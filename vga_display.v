==> flow/design.v <==
module vga_display(
    input wire                                   clk,
    input wire [3-1:0]             cur_piece,
    input wire [8-1:0]               cur_blk_1,
    input wire [8-1:0]               cur_blk_2,
    input wire [8-1:0]               cur_blk_3,
    input wire [8-1:0]               cur_blk_4,
    input wire [(10*22)-1:0] fallen_pieces,
    output reg [7:0]                             rgb,
    output wire                                  hsync,
    output wire                                  vsync
    );
    reg [9:0] counter_x = 0;
    reg [9:0] counter_y = 0;
    assign hsync = ~(counter_x >= (640 + 16) &&
                     counter_x < (640 + 16 + 96));
    assign vsync = ~(counter_y >= (480 + 10) &&
                     counter_y < (480 + 10 + 2));
    wire [9:0] cur_blk_index = ((counter_x-(((640 - (10 * 20)) / 2) - 1))/20) + (((counter_y-(((480 - (22 * 20)) / 2) - 1))/20)*10);
    reg [2:0] cur_vid_mem;
    always @ (*) begin
        if (counter_x >= (((640 - (10 * 20)) / 2) - 1) && counter_y >= (((480 - (22 * 20)) / 2) - 1) &&
            counter_x <= (((640 - (10 * 20)) / 2) - 1) + (10 * 20) && counter_y <= (((480 - (22 * 20)) / 2) - 1) + (22 * 20)) begin
            if (counter_x == (((640 - (10 * 20)) / 2) - 1) || counter_x == (((640 - (10 * 20)) / 2) - 1) + (10 * 20) ||
                counter_y == (((480 - (22 * 20)) / 2) - 1) || counter_y == (((480 - (22 * 20)) / 2) - 1) + (22 * 20)) begin
                rgb = 8'b11111111;
            end else begin
                if (cur_blk_index == cur_blk_1 ||
                    cur_blk_index == cur_blk_2 ||
                    cur_blk_index == cur_blk_3 ||
                    cur_blk_index == cur_blk_4) begin
                    case (cur_piece)
                        3'b000: rgb = 8'b10100100;
                        3'b001: rgb = 8'b11110000;
                        3'b010: rgb = 8'b00111111;
                        3'b011: rgb = 8'b11000111;
                        3'b100: rgb = 8'b00111000;
                        3'b101: rgb = 8'b00000111;
                        3'b110: rgb = 8'b11000000;
                        3'b111: rgb = 8'b00011111;
                    endcase
                end else begin
                    rgb = fallen_pieces[cur_blk_index] ? 8'b11111111 : 8'b10100100;
                end
            end
        end else begin
            rgb = 8'b00000000;
        end
    end
   always @ (posedge clk) begin
       if (counter_x >= 640 + 16 + 96 + 48) begin
           counter_x <= 0;
           if (counter_y >= 480 + 10 + 2 + 33) begin
               counter_y <= 0;
           end else begin
               counter_y <= counter_y + 1;
           end
       end else begin
           counter_x <= counter_x + 1;
       end
   end
endmodule
======== Tool chain data of vga_display ========
The steps from the RTL of vga_display to its reports follow in flow order.
Line numbers count from 1 in the design file above.
Library cell names are shortened.
The mark -- stands for no value.
inputs
  top module .............................. vga_display
  clock port .............................. clk
  library ................................. sky130hd
  library corner .......................... tt_025C_1v80

======== Word level ========
Counts by Yosys on the flattened word-level netlist (proc, flatten, opt, wreduce; memories kept). Register bits leave out memories and registers merged into their read ports (data or address); mux counts leave out enables and synchronous resets folded into registers. Print and check cells are left out. Cells with the same type and inputs are merged into one.
Memory sizes are those after Yosys's memory passes, which may raise the word count (mostly to a power of two), join words into wider ones and drop unused or constant bits.
word-level totals
  register bits ........................... 20
  ROM bits ................................ 64
  memories kept ........................... 1
  output and inout port bits .............. 10
  cells after elaboration ................. 47
memories
  memory           words  bits a word  rd ports  write ports  line  text
  (no name shown)  8      8            1         0            32    case (cur_piece)
cells by class
  $add $sub $neg .......................... 5
  multipliers ............................. 1
  div/mod/pow operators ................... 2
  order comparisons ....................... 10
  equality and inequality tests ........... 8
  shift-type cells ........................ 1
  muxes and demuxes ....................... 4
  bitwise gates (word level) .............. 2
  reductions and logical operators ........ 11
operator list
  cell                                                   number
  divider 32 x 5 -> 32 bit (second input constant)       2
  variable part select 220 x 10 -> 1 bit                 1
  multiplier 32 x 3 -> 9 bit (second input constant)     1
  equality test 10 x 8 -> 1 bit                          4
  >= comparator 10 bit (second input constant)           3
  two-way mux 8 bit                                      3
  adder 10 x 1 -> 10 bit (second input constant)         2
  <= comparator 10 x 9 -> 1 bit (second input constant)  2
  equality test 10 x 9 -> 1 bit (second input constant)  2
  subtractor 10 x 5 -> 11 bit (second input constant)    1
  subtractor 10 x 8 -> 11 bit (second input constant)    1
  adder 10 bit                                           1
  < comparator 10 bit (second input constant)            1
  >= comparator 10 x 5 -> 1 bit (second input constant)  1
  equality test 10 x 5 -> 1 bit (second input constant)  1
  >= comparator 10 x 8 -> 1 bit (second input constant)  1
  equality test 10 x 8 -> 1 bit (second input constant)  1
  >= comparator 10 x 9 -> 1 bit (second input constant)  1
  < comparator 10 x 9 -> 1 bit (second input constant)   1
  two-way mux 7 bit                                      1
  logical OR 1 bit                                       6
  logical AND 1 bit                                      5
  inverter 1 bit                                         2

======== Logic depth ========
Longest topological path by Yosys (ltp), each cell counted once; first at word level (registers and memories cut), then after technology mapping (sequential cells cut; the memories' decode and read muxes count).
depth
  word-level depth ........................ 11
  ABC_AREA ................................ 0
  depth in mapped cells ................... 39

======== Netlist ========
Source: synth_stat.txt of the flow (Yosys; design flattened, memories mapped). It holds for the ABC_AREA given above (unset counts as 0); a run with the other value may have another netlist.
mapped netlist
  mapped cells ............................ 809
  synthesis area .......................... 6284.8 µm²
  sequential part of the area ............. 500.5 µm²
  mapped flip-flops ....................... 20
  buffers ................................. 57
cell types
  type      number  area in all (µm²)
  xnor2_1   60      525.504
  mux2i_1   42      420.403
  ha_1      32      400.384
  mux4_2    15      337.824
  edfxtp_1  10      300.288
  nand2_1   78      292.781
  nor2_1    66      247.738
  a21oi_1   49      245.235
  mux4_1    9       236.477
  dfxtp_1   10      200.192
  nand3_1   33      165.158
  xor2_1    18      157.651
  o21ai_0   31      155.149
  nor3_1    24      120.115
  o211ai_1  15      112.608
  o22ai_1   18      112.608
  clkbuf_1  27      101.347
  buf_12    5       100.096
Other cell types: 69; their cells: 267.

======== Path before layout ========
Source: OpenSTA report_checks on the synthesized netlist (no wires, ideal clock, input and output delay 20% of the period each), path of least setup slack; recovery checks are left aside. Register names are those of the netlist, which keeps one name where synthesis merged equal registers.
timing post-synthesis
  path kind ............................... register to output
  from .................................... reg counter_y[0]
  to ...................................... out rgb[1]
  clock period ............................ 15.0 ns
  launch time at the first pin ............ 0.000 ns
  arrival time ............................ 7.856 ns
  data required time ...................... 12.000 ns
  setup slack ............................. 4.144 ns
  path delay .............................. 7.856 ns
  driving pins on the path ................ 37
  synthesis period reached ................ 10.856 ns
"path delay" is the arrival time less input delay plus setup time.
At an output port there is no setup time.
"driving pins on the path": output pins that drive a net of the path, with the launching flip-flop's if there is one; two outputs of one cell count as two.
"synthesis period reached" is the clock period less the worst setup slack; recovery checks do not enter. This is arithmetic on one report: input and output delays are still those of the set period (20% each).
The rows between start and end are the longest chain of elaborated cells between them; the timing report does not say that the signal goes this way. Where chains are equally long, one stands for them.
Each line given opens the expression or statement behind the cell; cells for indexed reads and writes are added by Yosys, which also makes memories of some case tables.
on the way, post-synthesis
  cell sequence ........................... edfxtp_1 ha_1 clkbuf_1 nor3_1 nand2b_1 nand2_1 nor3_1 inv_1 ha_1 a21oi_1 or2_2 nand2_1 a21oi_1 xnor2_1 mux2i_1 nor2_1 a311oi_1 nand3_1 a21oi_1 nor2_1 ha_1 ha_1 fa_1 ha_1 a21oi_1 xor2_1 xor2_1 nand3_1 o22ai_1 a221oi_1 nor2_1 o211ai_2 a21oi_1 o21ai_0 nand3_1 o31ai_1 buf_4
  cells in the longest elaborated chain ... 11
  elaborated cells on any way between the ends .. 25
  RTL lines with such cells ............... 10
  those cells by class .................... add/sub (2); mul (1); div (1); compare (2); eq/ne (6); shift (1); mux (4); reduce/logical (8)
RTL lines, path post-synthesis
  what                           line  text
  start: declaration             14    reg [9:0] counter_y = 0;
  start: assignment              54    counter_y <= 0;
  start: assignment              56    counter_y <= counter_y + 1;
  subtractor 10 x 5 -> 11 bit    19    wire [9:0] cur_blk_index = ((counter_x-(((640 - (10 * 20)) / 2) - 1))/20) + (((counter_y-(((480 - (22 * 20)) / ...
  divider 32 x 5 -> 32 bit       19
  multiplier 32 x 3 -> 9 bit     19
  adder 10 bit                   19
  equality test 10 x 8 -> 1 bit  28    if (cur_blk_index == cur_blk_1 ||
  logical OR 1 bit (3 in a row)  28
  two-way mux 8 bit              28
  two-way mux 8 bit              24    if (counter_x == (((640 - (10 * 20)) / 2) - 1) || counter_x == (((640 - (10 * 20)) / 2) - 1) + (10 * 20) ||
  two-way mux 8 bit              22    if (counter_x >= (((640 - (10 * 20)) / 2) - 1) && counter_y >= (((480 - (22 * 20)) / 2) - 1) &&
  end: declaration               9     output reg [7:0]                             rgb,
Some nets on the timed path still bear RTL names; the line given drives or declares the net.
nets with RTL names, path post-synthesis
  net     line
  rgb[0]  22

Lab notebook: vga_display

vga_display on sky130hd: 2 stored runs with different settings, listed in no order. Input and output delays are each 20% of the period that was set; the output load is 0.01 pF.

Flow files of flow run 1
==> flow/run.sh <==
#!/bin/bash
# the make line also repeats the synthesis and layout settings of config.mk as NAME=value (left out here)
make -C /OpenROAD-flow-scripts/flow DESIGN_CONFIG=/design/flow/config.mk WORK_HOME=/design/flow/orfs CLKGATE_MAP_FILE= finish
==> flow/config.mk <==
export PLATFORM = sky130hd
export DESIGN_NAME = vga_display
export DESIGN_NICKNAME = vga_display
export VERILOG_FILES = /design/flow/design.v
export SDC_FILE = /design/flow/constraint.sdc
export NUM_CORES = 4
export LEC_CHECK = 0
export CAP_MARGIN = 20
export CELL_PAD_IN_SITES_DETAIL_PLACEMENT = 1
export CORE_ASPECT_RATIO = 0.69
export CORE_MARGIN = 2
export CORE_UTILIZATION = 72
export GPL_ROUTABILITY_DRIVEN = 1
export MAX_ROUTING_LAYER = met5
export MIN_ROUTING_LAYER = met1
export SETUP_SLACK_MARGIN = 0.82
export SLEW_MARGIN = 20
export TNS_END_PERCENT = 5
==> flow/constraint.sdc <==
create_clock -name core_clock -period 13.7 [get_ports {clk}]
set_input_delay 2.7400 -clock core_clock [delete_from_list [all_inputs] [get_ports {clk}]]
set_output_delay 2.7400 -clock core_clock [all_outputs]
set_load 0.01 [all_outputs]

report of flow run 1: did not finish, place, GPL-0301

Flow files of flow run 2
==> flow/run.sh <==
#!/bin/bash
# the make line also repeats the synthesis and layout settings of config.mk as NAME=value (left out here)
make -C /OpenROAD-flow-scripts/flow DESIGN_CONFIG=/design/flow/config.mk WORK_HOME=/design/flow/orfs CLKGATE_MAP_FILE= finish
==> flow/config.mk <==
export PLATFORM = sky130hd
export DESIGN_NAME = vga_display
export DESIGN_NICKNAME = vga_display
export VERILOG_FILES = /design/flow/design.v
export SDC_FILE = /design/flow/constraint.sdc
export NUM_CORES = 4
export LEC_CHECK = 0
export CAP_MARGIN = 20
export CELL_PAD_IN_SITES_GLOBAL_PLACEMENT = 2
export CORE_MARGIN = 2
export CORE_UTILIZATION = 60
export MIN_ROUTING_LAYER = met1
export PLACE_DENSITY_LB_ADDON = 0.26
export SETUP_SLACK_MARGIN = 1.42
export SLEW_MARGIN = 0
==> flow/constraint.sdc <==
create_clock -name core_clock -period 9.56 [get_ports {clk}]
set_input_delay 1.9120 -clock core_clock [delete_from_list [all_inputs] [get_ports {clk}]]
set_output_delay 1.9120 -clock core_clock [all_outputs]
set_load 0.01 [all_outputs]

report of flow run 2: did not finish, place, FLW-0024
